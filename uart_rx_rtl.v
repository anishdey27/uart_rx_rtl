==> flow/design.v <==
module uart_rx_rtl #(
    parameter CLK_FREQ  = 50_000_000,
    parameter BAUD_RATE = 115200
)(
    output [7:0] rx_data,
    output rx_ready,
    output flag,
    input clk,
    input rxd,
    input rst_n
);
    localparam IDLE = 2'd0,
               START_CHECK = 2'd1,
               DATA = 2'd2,
               STOP_CHECK = 2'd3,
               OVERSAMPLE_RATE = 16,
               MID_SAMPLE = 7,
               OVS_TICK_DIV = (CLK_FREQ / (BAUD_RATE * OVERSAMPLE_RATE)) - 1;
    wire baud_tick_ovs;
    reg [$clog2(OVS_TICK_DIV)-1:0] baud_counter_ovs;
    reg [3:0] sample_counter;
    reg [2:0] data_counter;
    reg [1:0] rxd_sync;
    reg [1:0] state, next_state;
    reg flag_store, rx_ready_store;
    reg [7:0] sipo, rx_data_store;
    wire sample_now;
    always @(posedge clk or negedge rst_n) begin
        if(~rst_n) baud_counter_ovs <= 0;
        else if(state == IDLE && next_state == START_CHECK) baud_counter_ovs <= 0;
        else if(baud_tick_ovs) baud_counter_ovs <= 0;
        else baud_counter_ovs <= baud_counter_ovs + 1'b1;
    end
    assign baud_tick_ovs = (baud_counter_ovs == OVS_TICK_DIV);
    always @(posedge clk or negedge rst_n) begin
        if(~rst_n) rxd_sync <= 2'b11;
        else rxd_sync <= {rxd, rxd_sync[1]};
    end
    always @(posedge clk or negedge rst_n) begin
        if(~rst_n) state <= IDLE;
        else state <= next_state;
    end
    always @* begin
        next_state = state;
        case(state)
            IDLE: if(rxd_sync[0] == 1'b0) next_state = START_CHECK;
            START_CHECK: if(sample_now) next_state = (rxd_sync[0] == 1'b0) ? DATA : IDLE;
            DATA: if(sample_now && data_counter==7) next_state = STOP_CHECK;
            STOP_CHECK: if(sample_now) next_state = IDLE;
            default: next_state = IDLE;
        endcase
    end
    always @(posedge clk or negedge rst_n) begin
        if(!rst_n) sample_counter <= 0;
        else if(state == IDLE && next_state == START_CHECK) sample_counter <= 0;
        else if(baud_tick_ovs && sample_counter == 15) sample_counter <= 0;
        else if(baud_tick_ovs) sample_counter <= sample_counter + 1'b1;
    end
    assign sample_now = (sample_counter == MID_SAMPLE) && baud_tick_ovs;
    always @(posedge clk or negedge rst_n) begin
        if(~rst_n) data_counter <= 0;
        else if(state == START_CHECK && next_state == DATA) data_counter <= 0;
        else if(state == DATA && sample_now) data_counter <= data_counter + 1'b1;
    end
    always @(posedge clk or negedge rst_n) begin
        if(~rst_n) sipo <= 0;
        else if(state == DATA && sample_now) sipo <= {rxd_sync[0], sipo[7:1]};
    end
    always @(posedge clk or negedge rst_n) begin
        if (!rst_n) flag_store <= 1'b0;
        else if (state == IDLE && next_state == START_CHECK) flag_store <= 1'b0;
        else if (state == START_CHECK && sample_now && rxd_sync[0] == 1'b1) flag_store <= 1'b1;
        else if (state == STOP_CHECK && sample_now && rxd_sync[0] == 1'b0) flag_store <= 1'b1;
    end
    assign flag = flag_store;
    always @(posedge clk or negedge rst_n) begin
        if(~rst_n) begin
            rx_ready_store <= 1'b0;
            rx_data_store <= 0;
        end
        else if(state==STOP_CHECK && sample_now && rxd_sync[0]) begin
            rx_ready_store <= 1'b1;
            rx_data_store <= sipo;
        end
        else rx_ready_store <= 1'b0;
    end
    assign rx_ready = rx_ready_store;
    assign rx_data = rx_data_store;
endmodule
# Tool chain data of uart_rx_rtl

What the tools print for uart_rx_rtl, step after step.
Lines are those of the file above, counted from 1.
The mark n/a stands for no value.

Top module: uart_rx_rtl
Clock input: clk
Standard-cell library: sky130hd
Corner: tt_025C_1v80

# After elaboration

Source: Yosys, flattened and elaborated, memories not mapped. Widths are those after wreduce. Registers that Yosys merges into a memory's read port (data or address) are not register bits. Print and check cells do not count. Equal cells are merged and count once.

Cells after elaboration: 54
Bits of input ports: 3
Bits in registers: 34
Output and inout bits: 10

Reductions and logical operators: 15
Bitwise logic cells: 1
Equality and inequality tests: 9
Add/sub/neg operators: 3
Multiplexer cells: 17

Operator list:

| kind                                         | number |
| two-way mux 4 bit                            | 3 |
| logical AND 1 bit                            | 11 |
| two-way mux 5 bit                            | 2 |
| two-way mux 2 bit                            | 5 |
| case mux 2 bit (select 4 bit)                | 1 |
| equality test 2 bit with constant B          | 3 |
| nonzero test 3 bit                           | 2 |
| two-way mux 3 bit                            | 2 |
| adder 5 x 1 -> 5 bit with constant B         | 1 |
| equality test 5 bit with constant B          | 1 |
| equality test 2 x 1 -> 1 bit with constant B | 2 |
| adder 4 x 1 -> 4 bit with constant B         | 1 |
| equality test 4 x 3 -> 1 bit with constant B | 1 |
| equality test 4 bit with constant B          | 1 |
| two-way mux 1 bit                            | 4 |
| adder 3 x 1 -> 3 bit with constant B         | 1 |
| equality test 3 bit with constant B          | 1 |
| logical NOT 2 bit                            | 1 |
| nonzero test 2 bit                           | 1 |
| inverter 1 bit                               | 1 |

# Longest topological paths

Depth = most cells in a row (Yosys ltp): at word level without a register or memory, in the mapped netlist without a sequential cell, where the memories' decode and read muxes count.

Depth after elaboration: 8
ABC_AREA: 0
Depth in mapped cells: 6
Mapped depth without buffers: 5

# Netlist

The flow's flattened synthesis, as Yosys stat reports it; memories are mapped. The netlist is that of the ABC_AREA named above (0 if unset); the other value can give another one.

Sequential part of the area: 904.6 µm²
Chip area (Yosys): 1619.1 µm²
Mapped flip-flops: 36
Cells in the netlist: 127
Buffer cells: 3

Cell types:

| cell                      | number |
| sky130_fd_sc_hd__dfrtp_1  | 33 |
| sky130_fd_sc_hd__mux2_2   | 17 |
| sky130_fd_sc_hd__dfstp_2  | 3 |
| sky130_fd_sc_hd__ha_1     | 5 |
| sky130_fd_sc_hd__nand2_1  | 9 |
| sky130_fd_sc_hd__nand3_1  | 6 |
| sky130_fd_sc_hd__nor2_1   | 7 |
| sky130_fd_sc_hd__nand4b_4 | 1 |
| sky130_fd_sc_hd__a22oi_1  | 3 |
| sky130_fd_sc_hd__and4b_1  | 2 |
| sky130_fd_sc_hd__o21ai_0  | 4 |
| sky130_fd_sc_hd__a31oi_1  | 3 |
| sky130_fd_sc_hd__a221oi_1 | 2 |
| sky130_fd_sc_hd__xor2_1   | 2 |
| sky130_fd_sc_hd__nor3_4   | 1 |
| sky130_fd_sc_hd__a221oi_2 | 1 |
| sky130_fd_sc_hd__inv_1    | 4 |
| sky130_fd_sc_hd__nand3b_2 | 1 |

Other cell types: 21; their cells: 23.

# Timing after synthesis

Source: OpenSTA report_checks on the synthesized netlist (no wires, ideal clock, input and output delay 20% of the period each), path of least setup slack; recovery checks are left aside. Register names are those of the netlist, which keeps one name where synthesis merged equal registers.

Path type: register -> register
From: register sample_counter[0]
To: register sipo[0]
Arrival time: 1.516 ns
Setup time: 0.125 ns
Period: 2.41 ns
Path slack: 0.769 ns
Path delay: 1.641 ns
Required time: 2.285 ns
Driving pins on the path: 5
Synthesis period reached: 1.641 ns

"path delay" = arrival - input delay + setup time.
"driving pins on the path": output pins that drive a net of the path, with the launching flip-flop's if there is one; two outputs of one cell count as two.
"synthesis period reached" is the clock period less the worst setup slack; recovery checks do not enter. This is arithmetic on one report: input and output delays are still those of the set period (20% each).
Between the ends stands the longest chain of elaborated cells between them, by number of cells; it is not shown to be the way that was timed. Of several equally long chains one is given.
A line is the first line of the expression or statement that the cell stems from. Yosys adds cells for indexed reads and writes and turns some case tables into memories.
A register here has more assigning lines than the two given.

Cell sequence: sky130_fd_sc_hd__dfrtp_1 sky130_fd_sc_hd__ha_1 sky130_fd_sc_hd__nand4b_1 sky130_fd_sc_hd__nor2_2 sky130_fd_sc_hd__mux2_2
Cells in the longest elaborated chain: 3
Elaborated cells on any way between the ends: 3
Those cells by class: eq/ne: 1; reduce/logical: 2

RTL lines, path post-synthesis:

| what                         | line | text |
| from (decl)                  | 21   | `reg [3:0] sample_counter;` |
| from (assign)                | 54   | `if(!rst_n) sample_counter <= 0;` |
| from (assign)                | 57   | `else if(baud_tick_ovs) sample_counter <= sample_counter + 1'b1;` |
| equality test 4 x 3 -> 1 bit | 59   | `assign sample_now = (sample_counter == MID_SAMPLE) && baud_tick_ovs;` |
| logical AND 1 bit            | 59   |  |
| logical AND 1 bit            | 67   | `else if(state == DATA && sample_now) sipo <= {rxd_sync[0], sipo[7:1]};` |
| to (assign)                  | 66   | `if(~rst_n) sipo <= 0;` |
| to (assign)                  | 67   |  |
| to (decl)                    | 26   | `reg [7:0] sipo, rx_data_store;` |

# Path in the finished layout

Path of least setup slack in the final report of job 1 (OpenROAD, finished layout, wires in). Where an end is a register, its clock arrival counts in the times.

Path type: register -> register
From: register baud_counter_ovs[0]
To: register sample_counter[3]
Driving pins on the path: 8
Setup time: 0.11 ns
Period: 1.46 ns
Required time: 1.67 ns
Arrival time: 1.75 ns
Path slack: -0.08 ns

Between the ends stands the longest chain of elaborated cells between them, by number of cells; it is not shown to be the way that was timed. Of several equally long chains one is given.
A register here has more assigning lines than the two given.

Cell sequence: sky130_fd_sc_hd__dfrtp_1 sky130_fd_sc_hd__inv_2 sky130_fd_sc_hd__ha_4 sky130_fd_sc_hd__nand4b_4 sky130_fd_sc_hd__buf_6 sky130_fd_sc_hd__nor4b_4 sky130_fd_sc_hd__buf_4 sky130_fd_sc_hd__a221oi_2
Cells in the longest elaborated chain: 8
Elaborated cells on any way between the ends: 14
Those cells by class: eq/ne: 2; mux: 7; reduce/logical: 5

RTL lines, path post-layout:

| what                          | line | text |
| from (decl)                   | 20   | `reg [$clog2(OVS_TICK_DIV)-1:0] baud_counter_ovs;` |
| from (assign)                 | 29   | `if(~rst_n) baud_counter_ovs <= 0;` |
| from (assign)                 | 32   | `else baud_counter_ovs <= baud_counter_ovs + 1'b1;` |
| equality test 5 bit           | 34   | `assign baud_tick_ovs = (baud_counter_ovs == OVS_TICK_DIV);` |
| logical AND 1 bit             | 59   | `assign sample_now = (sample_counter == MID_SAMPLE) && baud_tick_ovs;` |
| logical AND 1 bit             | 48   | `DATA: if(sample_now && data_counter==7) next_state = STOP_CHECK;` |
| two-way mux 2 bit             | 48   |  |
| case mux 2 bit (select 4 bit) | 45   | `case(state)` |
| equality test 2 x 1 -> 1 bit  | 55   | `else if(state == IDLE && next_state == START_CHECK) sample_counter <= 0;` |
| logical AND 1 bit             | 55   |  |
| two-way mux 4 bit             | 55   |  |
| to (assign)                   | 55   |  |
| to (assign)                   | 57   | `else if(baud_tick_ovs) sample_counter <= sample_counter + 1'b1;` |
| to (decl)                     | 21   | `reg [3:0] sample_counter;` |

Add stored flow runs of uart_rx_rtl

Top module uart_rx_rtl; platform sky130hd; tools Yosys and OpenROAD; 2 stored runs in no particular order. Input and output delays are each 20% of the period that was set; the output load is 0.01 pF.
"reached clock period": clock period set for the run, less the worst setup slack. It is reckoned from that one timing run; input and output delays stay at 20% of the period that was set.
By "time of the worst setup path" is meant the share of the clock period that the worst setup path is allowed (20% is reserved at inputs, 20% at outputs), minus its slack. Clock arrival times at its registers enter into it.
"total power of the final layout": no workload was simulated; the value follows from the tool's default switching activity.
Settings: - = not set for that run.

| name                                    | job 1                | job 2                |
| period_ns                               | 1.46                 | 1.77                 |
| CORE_UTILIZATION                        | 54                   | 39                   |
| SETUP_SLACK_MARGIN                      | 0.22                 | -                    |
| HOLD_SLACK_MARGIN                       | 0.14                 | -                    |
| CORE_MARGIN                             | 2                    | 2                    |
| CTS_CLUSTER_SIZE                        | 11                   | -                    |
| MAX_ROUTING_LAYER                       | met5                 | -                    |
| CAP_MARGIN                              | 20                   | 20                   |
| SLEW_MARGIN                             | 20                   | 20                   |
| standard-cell area after layout (µm²)   | 2279.7               | 2024.4               |
| chip area after synthesis (Yosys) (µm²) | 1619.1               | 1619.1               |
| post-route setup TNS (ns)               | -1.366               | 0.000                |
| setup slack of the worst path (ns)      | -0.077               | 0.084                |
| die footprint (µm²)                     | 3452.2               | 4682.7               |
| reached clock period (ns)               | 1.537                | 1.686                |
| total power of the final layout (uW)    | 1605                 | 1566                 |
| time of the worst setup path (ns)       | 1.54                 | 1.69                 |
| critical path type                      | register -> register | register -> register |
| post-route utilization                  | 0.813                | 0.506                |
